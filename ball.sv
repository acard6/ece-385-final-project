==> flow/design.v <==
module  block(input Reset, frame_clk, shape_reset, game_reset, stop_x_left, stop_x_right,
					input [1:0] state, 
					input [2:0] keypress,
					input [13:0] Score,
					input [9:0] shape_size_x, shape_size_y,
               output [9:0]  shape_x, shape_y,
					output touching);
    logic [9:0] Block_X_Pos, Block_Y_Pos;
	 logic [9:0] Block_X_Motion;
	 logic [9:0] Block_Y_Motion;
    parameter [9:0] Block_X_Min= 250;       
    parameter [9:0] Block_X_Max= 410;      
    parameter [9:0] Block_Y_Min= 100;        
    parameter [9:0] Block_Y_Max= 420;      
    parameter [9:0] x_start = 298;
    parameter [9:0] y_start = 100;
    parameter [9:0] Block_X_Step = 16;   
    parameter [9:0] Block_Y_Step = 16;	 
	logic [27:0] counter_y, speed_y;
	logic [27:0] counter_x;
	logic act_once_x, act_once_y, accel, accel_spac;
	always_ff @ (posedge Reset or posedge frame_clk)
	begin  
		if (Reset)   
		 begin 
			Block_X_Motion <= 0;
			Block_Y_Motion <= Block_Y_Step;
			Block_X_Pos <= x_start;
			Block_Y_Pos <= y_start;
			counter_y <= 0;
			counter_x <= 0;
			accel <= 0;
			accel_spac <= 0;
			act_once_x <= 0;
			act_once_y <= 0;
		 end
		else
			begin
				if (game_reset)
				 begin
					Block_X_Motion <= 0;
					Block_Y_Motion <= Block_Y_Step;
					Block_X_Pos <= x_start;
					Block_Y_Pos <= y_start;
					act_once_x <= 0;
					act_once_y <= 0;
					counter_x <= 0;
					counter_y <= 0;
					accel <= 0;
					accel_spac <= 0;
				 end
				if (state == 2'd2)
				 begin
					if (Score >= 14'd25)
					 begin
						speed_y <= 28'h04fffff;
					 end
					else if (Score >= 14'd20)
					 begin
						speed_y <= 28'h06fffff;
					 end
					else if (Score >= 14'd15)
					 begin
						speed_y <= 28'h08fffff;
					 end
					else if (Score >= 14'd10)
					 begin
						speed_y <= 28'h09fffff;
					 end
					else if (Score >= 14'd5)
					 begin
						speed_y <= 28'h0Afffff;
					 end
					else
						speed_y <= 28'h1ffffff;
					if (touching||shape_reset)
					 begin
						Block_X_Motion <= 0;
						Block_Y_Motion <= Block_Y_Step;
						Block_X_Pos <= x_start;
						Block_Y_Pos <= y_start;
						act_once_x <= 0;
						act_once_y <= 0;
						counter_x <= 0;
						counter_y <= 0;
						accel <= 0;
				 end
						if  ((keypress == 3'd1) && ((Block_X_Pos) > (Block_X_Min)) && (~act_once_x))  
							begin
							if  (~stop_x_left)
								begin
								Block_X_Motion <= (~ (Block_X_Step) + 1'b1);
								end
							act_once_x <= 1'b1;
							end
						else if ((keypress == 3'd2) && ((Block_X_Pos + shape_size_x) < Block_X_Max) && (~act_once_x))  
							begin
							if (~stop_x_right)
								begin
									Block_X_Motion <= Block_X_Step;
								end
							act_once_x <= 1'b1;
							end
						else if ((keypress == 3'd3) && ((Block_Y_Pos + shape_size_y) < Block_Y_Max) && (~act_once_y))  
							begin
							accel <= 1'b1;
							act_once_y <= 1'b1;
							end
						else if ((keypress == 3'd4) && ~(accel_spac))  
							accel_spac <= 1'b1;
						else if (((Block_X_Pos + shape_size_x) >= Block_X_Max) && (~act_once_x) && (Block_X_Motion > 0))   
								begin
								act_once_x <= 1'b1;
								Block_X_Motion <= 10'd0;
								end
						else if ((Block_X_Pos <= Block_X_Min) && (~act_once_x) && (Block_X_Motion < 0))  
							  begin
							  act_once_x <= 1'b1;
							  Block_X_Motion <= 10'd0;
							  end
						else if ((~act_once_x)&&(~keypress)&&(Block_X_Motion))
							begin
							Block_X_Motion <= 0;
							end						
						if ((Block_Y_Pos) <= (Block_Y_Min))   
							  Block_Y_Motion <=  Block_Y_Step;
						else if ((Block_Y_Pos + shape_size_y) >= Block_Y_Max + Block_Y_Step)   
							  begin
							  Block_Y_Motion <= 10'd0;
							  Block_X_Motion <= 10'd0;
							  end
						if ((counter_y == 28'h00fffff) && (accel_spac))
							begin
							if (~shape_reset)
									Block_Y_Pos <= (Block_Y_Pos + Block_Y_Motion);
							else
								begin
									counter_y <= 0;
									accel_spac <= 0;
								end
							end
						else if ((counter_y == 28'h03fffff) && (accel))
							begin
							Block_Y_Pos <= (Block_Y_Pos + Block_Y_Motion);
							counter_y <= 0;
							act_once_y <= 0;
							accel <= 0;
							end
						else if (counter_y == speed_y)
							begin
							Block_Y_Pos <= (Block_Y_Pos + Block_Y_Motion);
							counter_y <= 0;
							end
						else
							counter_y <= counter_y + 1;
						if (Block_X_Pos + shape_size_x > Block_X_Max)
							begin
							Block_X_Pos <= (Block_X_Max - shape_size_x);
							end
						else if ((counter_x == 28'h00fffff) && (act_once_x))
							begin
							Block_X_Pos <= (Block_X_Pos + Block_X_Motion);
							act_once_x <= 0;
							counter_x <= 0;
							end
						else if (act_once_x)
							counter_x <= counter_x + 1;
						if (Block_Y_Motion == 10'd0)
							begin
							touching <= 1'b1;
							accel_spac <= 1'b0;
							end
						else
							touching <= 1'b0;
					end
				end
end
	assign shape_x = Block_X_Pos;
	assign shape_y = Block_Y_Pos;
endmodule
# == Reports on block ==
# The steps from the RTL of block to its reports follow in flow order.
# Lines are those of the file above, counted from 1.
# Operators: Yosys type, input widths -> output width; for muxes data width and select width s.
# Library cell names are shortened.
# Not given: n/a
# inputs
top_module,block
clock_port,frame_clk
lib,sky130hd
pvt_corner,tt_025C_1v80

# == After elaboration ==
# Yosys after proc, flatten, opt, wreduce and memory -nomap, before mapping. Memory bits, and registers merged into a memory's read port (data or address), are not among the register bits. Print and check cells are not counted. Equal cells are merged and count once.
# op_classes
compare,15
n_eq,9
n_logic,5
n_addsub,7
mux,85
n_reduce_logical,22
# ops
op,count
$mux 28,13
$mux 10,31
$add 28x1->28 const B,2
$eq 28x20->1 const B,2
$mux 24,2
$add 10x10->10,4
$mux 1,37
$ge 14x4->1 const B,2
$ge 14x5->1 const B,2
$eq 28x22->1 const B,1
$eq 28x25->1,1
$mux 25,1
$mux 22,1
$ge 10x9->1 const B,2
$lt 10x9->1 const B,2
$logic_and 1x1->1,14
$ge 14x3->1 const B,1
$logic_and 1x10->1,1
$gt 10x1->1 const B,1
$lt 10x1->1 const B,1
$le 10x7->1 const B,1
$gt 10x8->1 const B,1
$le 10x8->1 const B,1
$gt 10x9->1 const B,1
$logic_not 10->1,1
$sub 9x10->10 const A,1
$eq 3x2->1 const B,2
$not 1->1,4
# Not listed: further kinds 10, cells in them 10.
# word_totals
ff_bits,126
word_cells,158
out_inout_bits,21

# == Longest topological paths ==
# Yosys ltp: most cells in a row. Word level: on the elaborated netlist, between registers, memories and ports. Mapped: between sequential cells and ports; inverters and the memories' decode and read muxes count.
# depth
ltp_word,13
abc_area,0
mapped_depth,14
mapped_depth_nobuf,12

# == Netlist ==
# The flow's flattened synthesis, as Yosys stat reports it; memories are mapped. The netlist is that of the ABC_AREA named above (0 if unset); the other value can give another one.
# by_type
type,count
dfrtp_1,92
o21ai_0,98
ha_1,39
nand2_1,117
nor2_1,73
xnor2_1,28
xor2_1,28
a21oi_1,44
dfstp_2,8
nand3_1,40
edfxtp_1,6
inv_1,37
nor3_1,25
a22oi_1,16
and3_1,19
and2_1,16
o31ai_1,12
clkbuf_1,23
# Other cell types: 54; their cells: 196.
# synth_totals
sequential_area_um2,2692.6
area_um2,7667.4
ff_cells,106
buffers,29
cell_count,917

# == Timing after synthesis ==
# Path of least setup slack by OpenSTA after synthesis, without wires, with an ideal clock, recovery checks aside; 20% of the period is set as input and as output delay. Where synthesis merged equal registers, the netlist keeps one of their names.
# synth_path
path_kind,input -> register
from,input port shape_size_y[0]
to,register Block_X_Motion[5]
in_delay_ps,1116
arrival_time_ps,3750
clock_period_ps,5580
path_buffers,0
t_required_ps,5502
path_stages,11
slack_ps,1752
delay_ps,2712
synth_period_reached_ps,3828
# "delay_ps" = arrival - input delay + setup time.
# "path_stages": output pins that drive a net of the path, with the launching flip-flop's if there is one; two outputs of one cell count as two.
# "synth_period_reached_ps" is the clock period less the worst setup slack; recovery checks do not enter. This is arithmetic on one report: input and output delays are still those of the set period (20% each).
# The rows between start and end are the longest chain of elaborated cells between them; the timing report does not say that the signal goes this way. Where chains are equally long, one stands for them.
# A line is the first line of the expression or statement that the cell stems from. Yosys adds cells for indexed reads and writes and turns some case tables into memories.
# At most two assigning lines are given for a register; there are more.
# synth_between
path_cell_list,ha_1 -> fa_1 -> a211oi_1 -> o21ai_0 -> and3_1 -> o31a_1 -> a41oi_1 -> o21ai_0 -> o21ai_1 -> nand2_1 -> o21bai_1
elab_chain_len,10
# synth_rtl
item,line,source
start: declaration,5,"input [9:0] shape_size_x, shape_size_y,"
$add 10x10->10,104,else if ((keypress == 3'd3) && ((Block_Y_Pos + shape_size_y) < Block_Y_Max) && (~act_once_y))
$lt 10x9->1,104,
$logic_and 1x1->1 x2,104,
$mux 10,104,
$mux 10,96,else if ((keypress == 3'd2) && ((Block_X_Pos + shape_size_x) < Block_X_Max) && (~act_once_x))
$mux 10,88,if ((keypress == 3'd1) && ((Block_X_Pos) > (Block_X_Min)) && (~act_once_x))
$mux 10,127,else if ((Block_Y_Pos + shape_size_y) >= Block_Y_Max + Block_Y_Step)
$mux 10,125,if ((Block_Y_Pos) <= (Block_Y_Min))
$mux 10,52,if (state == 2'd2)
end: assignment,92,Block_X_Motion <= (~ (Block_X_Step) + 1'b1);
end: assignment,100,Block_X_Motion <= Block_X_Step;
end: declaration,9,logic [9:0] Block_X_Motion;

# == Path in the finished layout ==
# Path of least setup slack in the final report of stored run 2 (OpenROAD, finished layout, wires in). Where an end is a register, its clock arrival counts in the times.
# The path's times are printed in steps of 10 ps; the period is the one set.
# layout_path
path_kind,input -> register
from,input port shape_size_y[0]
to,register Block_X_Motion[9]
path_stages,12
t_required_ps,5810
clock_period_ps,5520
slack_ps,1040
path_buffers,1
arrival_time_ps,4760
in_delay_ps,1100
# The rows between start and end are the longest chain of elaborated cells between them; the timing report does not say that the signal goes this way. Where chains are equally long, one stands for them.
# At most two assigning lines are given for a register; there are more.
# layout_between
path_cell_list,clkdlybuf4s50_1 -> ha_1 -> fa_1 -> a211oi_1 -> o21ai_0 -> and3_1 -> o31a_1 -> a41oi_1 -> o21ai_0 -> o21ai_1 -> nand2_1 -> o21bai_1
elab_chain_len,10
# layout_rtl
item,line,source
start: declaration,5,"input [9:0] shape_size_x, shape_size_y,"
$add 10x10->10,104,else if ((keypress == 3'd3) && ((Block_Y_Pos + shape_size_y) < Block_Y_Max) && (~act_once_y))
$lt 10x9->1,104,
$logic_and 1x1->1 x2,104,
$mux 10,104,
$mux 10,96,else if ((keypress == 3'd2) && ((Block_X_Pos + shape_size_x) < Block_X_Max) && (~act_once_x))
$mux 10,88,if ((keypress == 3'd1) && ((Block_X_Pos) > (Block_X_Min)) && (~act_once_x))
$mux 10,127,else if ((Block_Y_Pos + shape_size_y) >= Block_Y_Max + Block_Y_Step)
$mux 10,125,if ((Block_Y_Pos) <= (Block_Y_Min))
$mux 10,52,if (state == 2'd2)
end: assignment,92,Block_X_Motion <= (~ (Block_X_Step) + 1'b1);
end: assignment,100,Block_X_Motion <= Block_X_Step;
end: declaration,9,logic [9:0] Block_X_Motion;

# Measured data: module block, platform sky130hd, 2 stored runs of the flow under differing settings, order arbitrary. Input and output delays are each 20% of the period that was set; the output load is 0.01 pF.
# "achievedPeriod_ps": clock period set for the run, less the worst setup slack. It is reckoned from that one timing run; input and output delays stay at 20% of the period that was set.
# "worst_setup_path_time_ps" means the part of the period allowed to the worst setup path (the constraints hold back 20% at inputs and 20% at outputs) less its slack; where the path has registers, the arrival times of their clocks count too.
# "totalPower_w" is the tool's figure for a default switching activity; nothing was simulated.
# "worst_setup_path_time_ps" is known to 10 ps.
# A setting shown as . is not set for that run.
# A result given as . is not shown for that run.
stored run,period_ns,CORE_UTILIZATION,SETUP_SLACK_MARGIN,PLACE_DENSITY_LB_ADDON,CELL_PAD_IN_SITES_GLOBAL_PLACEMENT,CELL_PAD_IN_SITES_DETAIL_PLACEMENT,GPL_TIMING_DRIVEN,GPL_ROUTABILITY_DRIVEN,CAP_MARGIN,CORE_MARGIN,SLEW_MARGIN,ABC_AREA,setup_ws_ps,worst_setup_path_time_ps,worstPathKind,totalPower_w,achievedPeriod_ps,synthesis_area_um2,finish.stdcell_area_um2,finish.utilization_pct,final_setup_tns_ps,final_die_area_um2,hold_worst_slack_ps
stored run 1,4.36,68,0.0,0.28,1,1,0,0,20,2,20,.,.,.,.,.,.,.,.,.,.,.,.
stored run 2,5.52,47,.,0.2,0,1,.,.,20,4,20,0,1043,3370,input -> register,0.002192,4477,7667.4,8821.0,55.3,0,18421.3,508
# Stored run 1: no final report: placement broke off with FLW-0024
